==> flow/design.v <==
`timescale 1ns / 1ps
module BaudGeneratorTx(CLK, RST, BaudRate, Pulse);
    input CLK;
    input RST;
    input[1:0] BaudRate;
    output reg Pulse;
    reg[18:0] Counter;  
    always @ (posedge CLK or posedge RST) begin
        if(RST) begin
            Pulse <= 1'b0;
            Counter <= 19'b0;
        end else begin
            case(BaudRate)
                2'b00: begin
                    Counter <= Counter + 19'b1;
                    if(Counter == 19'd333333) begin
                        Pulse <= 1'b1;
                        Counter <= 19'b0;
                    end else begin
                        Pulse <= 1'b0;
                    end
                end
                2'b01: begin
                    Counter <= Counter + 19'b1;
                    if(Counter == 19'd10417) begin
                        Pulse <= 1'b1;
                        Counter <= 19'b0;
                    end else begin
                        Pulse <= 1'b0;
                    end
                end
                2'b10: begin
                    Counter <= Counter + 19'b1;
                    if(Counter == 19'd2604) begin
                        Pulse <= 1'b1;
                        Counter <= 19'b0;
                    end else begin
                        Pulse <= 1'b0;
                    end
                end
                2'b11: begin
                    Counter <= Counter + 19'b1;
                    if(Counter == 19'd868) begin
                        Pulse <= 1'b1;
                        Counter <= 19'b0;
                    end else begin
                        Pulse <= 1'b0;
                    end
                end
            endcase
        end
    end
endmodule
module BaudGeneratorRx(CLK, RST, BaudRate, Pulse);
    input CLK;
    input RST;
    input[1:0] BaudRate;
    output reg Pulse;
    reg[14:0] Counter;  
    always @ (posedge CLK or posedge RST) begin
        if(RST) begin
            Pulse <= 1'b0;
            Counter <= 15'b0;
        end else begin
            case(BaudRate)
                2'b00: begin
                    Counter <= Counter + 15'b1;
                    if(Counter == 15'd20833) begin
                        Pulse <= 1'b1;
                        Counter <= 15'b0;
                    end else begin
                        Pulse <= 1'b0;
                    end
                end
                2'b01: begin
                    Counter <= Counter + 15'b1;
                    if(Counter == 15'd651) begin
                        Pulse <= 1'b1;
                        Counter <= 15'b0;
                    end else begin
                        Pulse <= 1'b0;
                    end
                end
                2'b10: begin
                    Counter <= Counter + 15'b1;
                    if(Counter == 15'd163) begin
                        Pulse <= 1'b1;
                        Counter <= 15'b0;
                    end else begin
                        Pulse <= 1'b0;
                    end
                end
                2'b11: begin
                    Counter <= Counter + 15'b1;
                    if(Counter == 15'd54) begin
                        Pulse <= 1'b1;
                        Counter <= 15'b0;
                    end else begin
                        Pulse <= 1'b0;
                    end
                end
            endcase
        end
    end
endmodule
`timescale 1ns / 1ps
module Receiver(CLK, RST, BaudRate, ParityMode, StopBits, Rx, RxData, RxDataReady, Error);
    input CLK;
    input RST;
    input[1:0] BaudRate;
    input[1:0] ParityMode;  
    input StopBits;  
    input Rx;
    output reg[7:0] RxData;
    output reg RxDataReady;
    output reg Error;
    wire BaudPulse;
    reg SampleBit;  
    reg[2:0] EstablishSampleCounter;  
    reg[3:0] SampleCounter;  
    reg RxSync;
    reg RxPrev;
    reg RxBusy;
    reg RxSampling;
    reg RxParity;
    reg[3:0] State;
    BaudGeneratorRx B1(.CLK(CLK), .RST(RST), .BaudRate(BaudRate), .Pulse(BaudPulse));
    always @ (posedge CLK or posedge RST) begin
        if(RST) begin
            RxSync <= 1'b0;
            RxPrev <= 1'b0;
        end else begin
            if(BaudPulse) begin 
                RxSync <= Rx;
                RxPrev <= RxSync;
            end
        end
    end
    always @ (posedge CLK or posedge RST) begin
        if(RST) begin
            State <= 4'b0000;
            RxBusy <= 1'b0;
            RxSampling <= 1'b0;
            RxDataReady <= 1'b0;
            RxData <= 8'd0;
            EstablishSampleCounter <= 3'd0;
            SampleCounter <= 4'd0;
            SampleBit <= 1'b0;
            Error <= 1'b0;
            RxParity <= 1'b0;
        end else begin
            if(~RxSync && RxPrev && ~RxBusy) begin 
                RxBusy <= 1'b1;  
            end else begin
                RxBusy <= RxBusy;
            end
            if(RxBusy && ~RxSampling) begin 
                if(BaudPulse) begin
                    EstablishSampleCounter <= EstablishSampleCounter + 3'b1;
                    if(EstablishSampleCounter == 3'b111) begin  
                        RxSampling <= 1'b1;
                    end else begin
                        RxSampling <= 1'b0;
                    end
                end
            end
            if(RxSampling) begin
                if(BaudPulse) begin
                    SampleCounter <= SampleCounter + 4'b1;
                    SampleBit <= (SampleCounter == 4'b1111);
                end
            end
            if(BaudPulse) begin
                case(State)
                    4'b0000: begin 
                        if(RxSampling && RxBusy) State <= 4'b0001;  
                        RxDataReady <= 1'b0;
                    end
                    4'b0001: begin 
                        if(SampleBit) State <= 4'b0010;     
                        RxData[0] <= RxSync;
                    end
                    4'b0010: begin 
                        if(SampleBit) State <= 4'b0011;     
                        RxData[1] <= RxSync;
                    end
                    4'b0011: begin 
                        if(SampleBit) State <= 4'b0100;
                        RxData[2] <= RxSync;
                    end
                    4'b0100: begin 
                        if(SampleBit) State <= 4'b0101;
                        RxData[3] <= RxSync;
                    end
                    4'b0101: begin 
                        if(SampleBit) State <= 4'b0110;
                        RxData[4] <= RxSync;
                    end
                    4'b0110: begin 
                        if(SampleBit) State <= 4'b0111;
                        RxData[5] <= RxSync;
                    end
                    4'b0111: begin 
                        if(SampleBit) State <= 4'b1000;
                        RxData[6] <= RxSync;
                    end
                    4'b1000: begin  
                        if(SampleBit) begin   
                            if(ParityMode[1] == 1'b1) begin  
                                State <= 4'b1010;  
                            end else begin
                                State <= 4'b1001;  
                            end
                        end
                        RxData[7] <= RxSync;
                    end
                    4'b1001: begin  
                        if(SampleBit) State <= 4'b1010;  
                        RxParity <= RxSync;
                    end
                    4'b1010: begin   
                        if(StopBits == 1'b0) begin  
                            State <= 4'b0000;    
                            RxDataReady <= 1'b1;
                            RxBusy <= 1'b0;
                            RxSampling <= 1'b0;
                            if(ParityMode == 2'b00) begin  
                                Error <= ((RxData[0] ^ RxData[1]) ^ (RxData[2] ^ RxData[3])) ^ ((RxData[4] ^ RxData[5]) ^ (RxData[6] ^ RxData[7])) ^ RxParity;
                            end else if(ParityMode == 2'b01) begin  
                                Error <= (~((RxData[0] ^ RxData[1]) ^ (RxData[2] ^ RxData[3])) ^ ((RxData[4] ^ RxData[5]) ^ (RxData[6] ^ RxData[7])) ^ RxParity);
                            end else begin
                                Error <= 1'b0;
                            end
                        end else begin  
                            if(SampleBit) State <= 4'b1011;
                        end
                    end
                    4'b1011: begin   
                        State <= 4'b0000;    
                        RxDataReady <= 1'b1;
                        RxBusy <= 1'b0;
                        RxSampling <= 1'b0;
                        if(ParityMode == 2'b00) begin  
                            Error <= ((RxData[0] ^ RxData[1]) ^ (RxData[2] ^ RxData[3])) ^ ((RxData[4] ^ RxData[5]) ^ (RxData[6] ^ RxData[7])) ^ RxParity;
                        end else if(ParityMode == 2'b01) begin  
                            Error <= (~((RxData[0] ^ RxData[1]) ^ (RxData[2] ^ RxData[3])) ^ ((RxData[4] ^ RxData[5]) ^ (RxData[6] ^ RxData[7])) ^ RxParity);
                        end else begin
                            Error <= 1'b0;
                        end
                    end
                    default: begin 
                        State <= 4'b0000;
                    end
                endcase
            end
        end
    end
endmodule
`timescale 1ns / 1ps
module Transmitter(CLK, RST, BaudRate, ParityMode, StopBits, TxBegin, TxData, TxBusy, Tx);
    input CLK;
    input RST;
    input[1:0] BaudRate;
    input[1:0] ParityMode;   
    input StopBits;  
    input TxBegin;
    input[7:0] TxData;
    output reg TxBusy;
    output reg Tx;
    wire BaudPulse;
    reg[3:0] State;  
    reg TxBeginPending;
    reg[7:0] TxDataS;  
    BaudGeneratorTx B1(.CLK(CLK), .RST(RST), .BaudRate(BaudRate), .Pulse(BaudPulse));
    always @ (posedge CLK) begin
        if(TxBegin && ~TxBusy) TxDataS <= TxData;
        else TxDataS <= TxDataS;
    end
    always @ (posedge CLK or posedge RST) begin
        if(RST) begin
            State <= 4'b0000;
            TxBeginPending <= 1'b0;
        end else begin
            if(TxBegin) TxBeginPending <= 1'b1;  
            case(State)
                4'b0000: if(TxBeginPending & BaudPulse) begin State <= 4'b0001; TxBeginPending <= 1'b0; end  
                4'b0001: if(BaudPulse) State <= 4'b0010;  
                4'b0010: if(BaudPulse) State <= 4'b0011;  
                4'b0011: if(BaudPulse) State <= 4'b0100;  
                4'b0100: if(BaudPulse) State <= 4'b0101;  
                4'b0101: if(BaudPulse) State <= 4'b0110;  
                4'b0110: if(BaudPulse) State <= 4'b0111;  
                4'b0111: if(BaudPulse) State <= 4'b1000;  
                4'b1000: if(BaudPulse) State <= 4'b1001;  
                4'b1001: begin  
                    if(BaudPulse) begin 
                        if(ParityMode[1] == 1'b1) State <= 4'b1010;  
                        else State <= 4'b1100;  
                    end
                end
                4'b1010: begin  
                    if(BaudPulse) begin
                        if(StopBits == 1'b0) State <= 4'b0000;  
                        if(StopBits == 1'b1) State <= 4'b1011;  
                    end
                end
                4'b1011: if(BaudPulse) State <= 4'b0000;  
                4'b1100: if(BaudPulse) State <= 4'b1010;  
                default: State <= 4'b0000;
            endcase
        end
    end
    always @ (State or TxDataS or ParityMode) begin
        case(State)
            4'b0001: Tx <= 1'b0;         
            4'b0010: Tx <= TxDataS[0];    
            4'b0011: Tx <= TxDataS[1];
            4'b0100: Tx <= TxDataS[2];
            4'b0101: Tx <= TxDataS[3];
            4'b0110: Tx <= TxDataS[4];
            4'b0111: Tx <= TxDataS[5];
            4'b1000: Tx <= TxDataS[6];
            4'b1001: Tx <= TxDataS[7];    
            4'b1010: Tx <= 1'b1;         
            4'b1011: Tx <= 1'b1;         
            4'b1100: begin               
                if(ParityMode[0] == 1'b0) begin  
                    Tx <= (TxDataS[7] ^ (TxDataS[6] ^ (TxDataS[5] ^ (TxDataS[4] ^ (TxDataS[3] ^ (TxDataS[2] ^ (TxDataS[1] ^ (TxDataS[0]))))))));
                end else begin  
                    Tx <= ~(TxDataS[7] ^ (TxDataS[6] ^ (TxDataS[5] ^ (TxDataS[4] ^ (TxDataS[3] ^ (TxDataS[2] ^ (TxDataS[1] ^ (TxDataS[0]))))))));
                end
            end
            default: Tx <= 1'b1;         
        endcase
    end
    always @ (State) begin
        case(State)
            4'b0000: TxBusy <= 1'b0;     
            4'b1101: TxBusy <= 1'b0;
            4'b1110: TxBusy <= 1'b0;
            4'b1111: TxBusy <= 1'b0;
            default: TxBusy <= 1'b1;
        endcase
    end
endmodule
`timescale 1ns / 1ps
module UART(CLK, RST, BaudRate, ParityMode, StopBits, Tx, Rx, Error);
    input CLK;
    input RST;
    input[1:0] BaudRate;
    input[1:0] ParityMode;
    input StopBits;
    output Tx;
    input Rx;
    output Error;
    wire TxBusy;
    wire[7:0] RxData;
    wire RxDataReady;
    Transmitter T1( .CLK(CLK), 
                    .RST(RST), 
                    .BaudRate(BaudRate), 
                    .ParityMode(ParityMode), 
                    .StopBits(StopBits),
                    .TxBegin(RxDataReady),
                    .TxData(RxData),
                    .TxBusy(TxBusy),
                    .Tx(Tx));
    Receiver R1(    .CLK(CLK),
                    .RST(RST),
                    .BaudRate(BaudRate),
                    .ParityMode(ParityMode),
                    .StopBits(StopBits),
                    .Rx(Rx),
                    .RxData(RxData),
                    .RxDataReady(RxDataReady),
                    .Error(Error));
endmodule
# Step by step through the tools: UART

Tool output for the design above, in the order of the flow.
Line numbers count from 1 in the design file above.
Operators carry their Yosys type and port widths (W data, S select, Z words).
Library cell names are shortened.
A cell with -- has no value.

Top module: UART
Clock input: CLK
Library: sky130hd
Library corner: tt_025C_1v80

# Word-level counts

Source: Yosys, flattened and elaborated, memories not mapped. Widths are those after wreduce. Registers that Yosys merges into a memory's read port (data or address) are not register bits. Print and check cells do not count. Equal cells are merged and count once.

$add $sub $neg: 4
Eq/ne operators: 65
Muxes and demuxes: 71
Bitwise operators: 23
Reduce/logical cells: 27

Operator list:

| kind                    | count |
| $mux W4                 | 26 |
| $pmux W19 S4            | 1 |
| $mux W19                | 4 |
| $pmux W15 S4            | 1 |
| $mux W15                | 4 |
| $eq A4 B4 Y1 const B    | 13 |
| $pmux W4 S13            | 1 |
| $pmux W4 S11            | 1 |
| $eq A4 B3 Y1 const B    | 8 |
| $ne A2 B2 Y1 const B    | 13 |
| $mux W1                 | 24 |
| $ne A2 B1 Y1 const B    | 11 |
| $reduce_and A2 Y1       | 11 |
| $add A19 B1 Y19 const B | 1 |
| $eq A19 B10 Y1 const B  | 1 |
| $eq A19 B12 Y1 const B  | 1 |
| $eq A19 B14 Y1 const B  | 1 |
| $eq A19 B19 Y1 const B  | 1 |
| $xor A1 B1 Y1           | 17 |
| $eq A4 B2 Y1 const B    | 4 |
| $add A15 B1 Y15 const B | 1 |
| $eq A15 B10 Y1 const B  | 1 |
| $eq A15 B15 Y1 const B  | 1 |
| $eq A15 B6 Y1 const B   | 1 |
| $eq A15 B8 Y1 const B   | 1 |
| $reduce_and A13 Y1      | 1 |
| $reduce_and A12 Y1      | 1 |
| $pmux W1 S10            | 1 |

Other operator kinds: 21; their cells: 38.

Flip-flop bits (word level): 76
Input port bits: 8
Output and inout port bits: 2

# Logic depth

Longest topological path by Yosys (ltp), each cell counted once; first at word level (registers and memories cut), then after technology mapping (sequential cells cut; the memories' decode and read muxes count).

Depth in word-level cells: 10
ABC_AREA: 0
Gate-level depth with buffers: 8
Depth with buffers taken out: 7

# Synthesis result

Source: synth_stat.txt of the flow (Yosys; design flattened, memories mapped). It holds for the ABC_AREA given above (unset counts as 0); a run with the other value may have another netlist.
The area totals of this step are shown rounded.

Cell count: 421
Synthesis area: 4410 um2
Flip-flops: 93
Buffers: 12

Cell types:

| type     | count | total area (um2) |
| dfrtp_1  | 83    | 2.08E+03 |
| xnor2_1  | 34    | 297.786 |
| edfxtp_1 | 8     | 240.23 |
| mux2_2   | 19    | 213.955 |
| nand2_1  | 53    | 198.941 |
| nor2_1   | 46    | 172.666 |
| xor2_1   | 17    | 148.893 |
| ha_1     | 9     | 112.608 |
| nand3_1  | 21    | 105.101 |
| o21ai_0  | 20    | 100.096 |
| nor4_1   | 13    | 81.328 |
| nand4_1  | 11    | 68.816 |
| inv_1    | 17    | 63.811 |
| dfstp_2  | 2     | 52.55 |
| and3_1   | 7     | 43.792 |
| nand4b_1 | 4     | 35.034 |
| a21oi_1  | 6     | 30.029 |
| a22oi_1  | 4     | 30.029 |

Other cell types: 26; their cells: 47.
By module: a second synthesis without flattening, with its own total; a netlist apart from the flattened one above.

Cell total of the unflattened synthesis: 407
Area (unflattened synthesis): 4490 um2

Rows give one instance, submodules left out.

By module:

| module          | times used | cells | area (um2) |
| Receiver        | 1          | 132   | 1510 |
| BaudGeneratorTx | 1          | 120   | 1160 |
| Transmitter     | 1          | 68    | 947 |
| BaudGeneratorRx | 1          | 87    | 875 |
| UART            | 1          | 0     | 0.0 |

# Worst setup path after synthesis

Path of least setup slack by OpenSTA after synthesis, without wires, with an ideal clock, recovery checks aside; 20% of the period is set as input and as output delay. Where synthesis merged equal registers, the netlist keeps one of their names.

Kind: register to register
Start: register R1.B1.Counter[1]
End: register R1.B1.Counter[6]
Period: 2160 ps
Library setup time: 119 ps
Arrival: 1648 ps
Data required time: 2041 ps
Slack: 393 ps
Delay of the path: 1767 ps
Driving pins on the path: 9
Path buffers: 1
Synthesis period reached: 1767 ps

"delay of the path" = arrival - input delay + setup time.
"driving pins on the path": output pins that drive a net of the path, with the launching flip-flop's if there is one; two outputs of one cell count as two.
"synthesis period reached" is the clock period less the worst setup slack; recovery checks do not enter. This is arithmetic on one report: input and output delays are still those of the set period (20% each).
Between the ends stands the longest chain of elaborated cells between them, by number of cells; it is not shown to be the way that was timed. Of several equally long chains one is given.
Each line given opens the expression or statement behind the cell; cells for indexed reads and writes are added by Yosys, which also makes memories of some case tables.
At most two assigning lines are given for a register; there are more.

Cells stage by stage: dfrtp_1 > inv_1 > ha_1 > or4bb_1 > nor4_1 > o21ai_1 > nand2_1 > buf_6 > nor2_1
Length of the longest elaborated chain: 3

RTL lines, path after synthesis:

| element         | RTL line | text |
| from (decl)     | 59       | `reg[14:0] Counter;` |
| from (assign)   | 67       | `Counter <= Counter + 15'b1;` |
| from (assign)   | 76       | `Counter <= Counter + 15'b1;` |
| $add A15 B1 Y15 | 94       | `Counter <= Counter + 15'b1;` |
| $mux W15        | 95       | `if(Counter == 15'd54) begin` |
| $pmux W15 S4    | 65       | `case(BaudRate)` |
| to (assign)     | 67       |  |
| to (assign)     | 76       |  |
| to (decl)       | 59       |  |

# Worst path after layout

Path of least setup slack in the final report of entry A (OpenROAD, finished layout, wires in). Where an end is a register, its clock arrival counts in the times.
The path's times are printed in steps of 10 ps; the period is the one set.

Kind: input to output
Start: input ParityMode[0]
End: output Tx
Period: 1790 ps
Input delay: 360 ps
Output delay: 360 ps
Arrival: 1660 ps
Data required time: 1430 ps
Slack: -230 ps
Driving pins on the path: 7
Path buffers: 2

Between the ends stands the longest chain of elaborated cells between them, by number of cells; it is not shown to be the way that was timed. Of several equally long chains one is given.

Cells stage by stage: clkdlybuf4s50_1 > xnor2_1 > xnor2_1 > xnor2_1 > xnor2_1 > o21ai_1 > buf_2
Length of the longest elaborated chain: 2

RTL lines, path after layout:

| element      | RTL line | text |
| from (decl)  | 351      | `input[1:0] ParityMode;` |
| $mux W1      | 327      | `if(ParityMode[0] == 1'b0) begin` |
| $pmux W1 S10 | 314      | `case(State)` |
| to (decl)    | 353      | `output Tx;` |

Add stored flow runs of UART

Flow measurements of UART on sky130hd: 2 stored runs with different settings, listed in no order. Input and output delays are each 20% of the period that was set; the output load is 0.01 pF.
"period achieved" means the clock period less the worst setup slack. The figure is calculated, with input and output delays left at 20% of the set period.
"allowed time less slack (worst setup path)": the worst setup path's part of the clock period (all of it between registers, 20% less for each end at a port) less its slack. A launch clock that arrives late makes it longer, a capture clock that arrives late makes it shorter.
"overall power" is the tool's figure for a default switching activity; nothing was simulated.
"allowed time less slack (worst setup path)" is given in steps of 10 ps.
The measured numbers are rounded.
Among the settings, -- means not set for that run.

| setting or result                               | entry A         | entry B              |
| period_ns                                       | 1.79            | 1.04                 |
| SETUP_SLACK_MARGIN                              | 0.1             | --                   |
| CAP_MARGIN                                      | 20              | 30                   |
| CORE_MARGIN                                     | 2               | 2                    |
| CORE_UTILIZATION                                | 40              | 38                   |
| SLEW_MARGIN                                     | 20              | 20                   |
| PLACE_DENSITY_LB_ADDON                          | --              | 0.24                 |
| TNS_END_PERCENT                                 | --              | 90                   |
| GPL_ROUTABILITY_DRIVEN                          | --              | 1                    |
| CTS_CLUSTER_DIAMETER                            | --              | 186                  |
| MIN_ROUTING_LAYER                               | --              | met1                 |
| synthesized cell area (um2)                     | 4410            | 4410                 |
| die area (um2)                                  | 11900           | 12500                |
| standard-cell area after layout (um2)           | 5390            | 6910                 |
| smallest setup slack (ps)                       | -229            | -824                 |
| total negative setup slack (ps)                 | -502            | -27900               |
| overall power (mW)                              | 3.46            | 7.25                 |
| period achieved (ps)                            | 2019            | 1864                 |
| allowed time less slack (worst setup path) (ps) | 1300            | 1860                 |
| critical path type                              | input to output | register to register |
